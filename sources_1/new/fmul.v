==> flow/design.v <==
`timescale 1ns / 1ps
module fmul
    #(parameter bits = 16)(
    input signed [bits-1:0] A,  
    input signed [bits-1:0] B,  
    input CLK,  
    output signed [bits-1:0] P  
    );
    parameter MSB = 23;
    parameter LSB = 8; 
    reg signed [31:0] P64;
    always @(posedge CLK) begin
        P64 <= A * B;
    end
    assign P = P64[MSB:LSB];
endmodule
### From RTL to reports: fmul

The steps from the RTL of fmul to its reports follow in flow order.
Lines are those of the file above, counted from 1.
Cell names lack the library's common part.
A cell with n/a has no value.

* top module: fmul
* clock: CLK
* standard-cell library: sky130hd
* library corner: tt_025C_1v80

### Word-level counts

Source: Yosys, flattened and elaborated, memories not mapped. Widths are those after wreduce; folded enables and synchronous resets count as part of the registers. Registers that Yosys merges into a memory's read port (data or address) are not register bits. Print and check cells do not count. Equal cells are merged and count once.

* register bits: 24
* bits of input ports: 33
* output and inout port bits: 16
* elaborated cells: 2

* multiply operators: 1

Operator list (count)
* 16-bit by 16-bit multiplier with 24-bit output: 1

### Longest topological paths

Depth = most cells in a row (Yosys ltp): at word level without a register or memory, in the mapped netlist without a sequential cell, where the memories' decode and read muxes count.

* depth in word-level cells: 1
* ABC_AREA: 0
* mapped depth: 22

### Netlist

The flow's flattened synthesis, as Yosys stat reports it; memories are mapped. The netlist is that of the ABC_AREA named above (0 if unset); the other value can give another one.

Cell types (count)
* fa_1: 186
* ha_1: 70
* inv_1: 232
* and2_1: 97
* nand2_1: 124
* dfxtp_1: 16
* xnor2_1: 28
* clkbuf_1: 29
* xor2_1: 9
* nor2_1: 15
* a21oi_1: 9
* a21o_1: 4
* o21bai_1: 4
* a2111oi_4: 1
* o21a_1: 3
* or2b_1: 3
* nand3_1: 4
* nor2b_1: 3

Not listed: further types 14, cells in them 19.

* cell count: 856
* synthesis area: 7711.1 µm²
* sequential part of the area: 320.3 µm²
* flip-flops: 16
* buffer cells: 32

### Worst setup path after synthesis

Path of least setup slack by OpenSTA after synthesis, without wires, with an ideal clock, recovery checks aside; 20% of the period is set as input and as output delay. Where synthesis merged equal registers, the netlist keeps one of their names.

* path type: input-to-reg
* start point: in B[8]
* end point: reg P64[23]
* period: 7.25 ns
* setup time: 0.121 ns
* data arrival time: 6.322 ns
* setup slack: 0.807 ns
* delay of the path: 4.993 ns
* stages on the path: 20
* path buffers: 2
* synthesis period reached: 6.443 ns

"delay of the path" = arrival - input delay + setup time.
"stages on the path" counts driving pins, that of a launching flip-flop among them; a cell with two outputs on the path counts twice.
"synthesis period reached" = period - worst setup slack (recovery checks aside). The figure is calculated, with input and output delays left at 20% of the set period.
The rows between start and end are the longest chain of elaborated cells between them; the timing report does not say that the signal goes this way. Where chains are equally long, one stands for them.
A line is the first line of the expression or statement that the cell stems from. Yosys adds cells for indexed reads and writes and turns some case tables into memories.

* cells stage by stage: clkbuf_1 -> clkbuf_1 -> nand2_1 -> fa_1 -> inv_1 -> fa_1 -> fa_1 -> fa_1 -> fa_1 -> inv_1 -> fa_1 -> inv_1 -> ha_1 -> a21o_1 -> a21o_1 -> a211oi_1 -> nor2_1 -> nor2_1 -> o21ai_1 -> xnor2_1
* length of the longest elaborated chain: 1
* elaborated cells on any way between the ends: 1
* classes of those cells: 1 x mul

RTL lines, path post-synthesis
* start: declaration: line 5 `input signed [bits-1:0] B,`
* 16-bit by 16-bit multiplier with 24-bit output: line 13 `P64 <= A * B;`
* end: assignment: line 13

### Path in the finished layout

From the final timing report of run 2: the path of least setup slack in the routed layout; clock arrival at registers is part of the times.

* path type: input-to-reg
* start point: in B[9]
* end point: reg P64[22]
* period: 11.5 ns
* setup time: 0.06 ns
* data arrival time: 8.22 ns
* setup slack: 3.49 ns
* stages on the path: 19
* path buffers: 1

The rows between start and end are the longest chain of elaborated cells between them; the timing report does not say that the signal goes this way. Where chains are equally long, one stands for them.

* cells stage by stage: clkdlybuf4s50_1 -> nand2_1 -> fa_1 -> inv_1 -> fa_1 -> fa_1 -> fa_1 -> fa_1 -> inv_1 -> fa_1 -> inv_1 -> ha_1 -> a41oi_1 -> o21ai_1 -> a21oi_1 -> nor2b_1 -> o21bai_1 -> a21oi_1 -> xor2_1
* length of the longest elaborated chain: 1
* elaborated cells on any way between the ends: 1
* classes of those cells: 1 x mul

RTL lines, path after layout
* start: declaration: line 5 `input signed [bits-1:0] B,`
* 16-bit by 16-bit multiplier with 24-bit output: line 13 `P64 <= A * B;`
* end: assignment: line 13

2 stored runs of fmul in the flow (synthesis by Yosys, layout by OpenROAD, sky130hd cells), in arbitrary order. Constraints: input delay and output delay 20% of the set period each, output load 0.01 pF.
"clock period reached": clock period set for the run, less the worst setup slack. It is reckoned from that one timing run; input and output delays stay at 20% of the period that was set.
"time used up by the worst setup path" = time allowed to the worst setup path (clock period - input delay - output delay, where it has them) - its slack; a late launch clock adds to it, a late capture clock takes from it.

### Run 1

Settings: `period_ns=4.08`, `CORE_UTILIZATION=55`, `SETUP_SLACK_MARGIN=0.93`, `PLACE_DENSITY_LB_ADDON=0.11`, `CORE_MARGIN=5`, `CELL_PAD_IN_SITES_GLOBAL_PLACEMENT=3`, `ABC_AREA=1`, `GPL_ROUTABILITY_DRIVEN=1`, `SLEW_MARGIN=20`, `MIN_ROUTING_LAYER=met1`, `CAP_MARGIN=20`

Stopped before the end: placement reported FLW-0024.

### Run 2

Settings: `period_ns=11.5`, `CORE_UTILIZATION=72`, `SETUP_SLACK_MARGIN=3.26`, `PLACE_DENSITY_LB_ADDON=0.03`, `HOLD_SLACK_MARGIN=-0.05`, `ABC_AREA=0`, `GPL_ROUTABILITY_DRIVEN=1`, `CTS_CLUSTER_SIZE=59`, `MAX_ROUTING_LAYER=met5`, `CAP_MARGIN=20`, `CORE_MARGIN=2`, `SLEW_MARGIN=20`

- Clock period reached: 8.009 ns
- Setup slack of the critical path: 3.491 ns
- Full die area: 11,554.1 µm²
- Summed negative setup slack: 0.000 ns
- Worst hold slack: 3.057 ns
- Standard-cell area after routing: 8,298.0 µm²
- Time used up by the worst setup path: 5.71 ns
- Type of the worst setup path: input-to-reg
- Post-synthesis cell area: 7,711.1 µm²
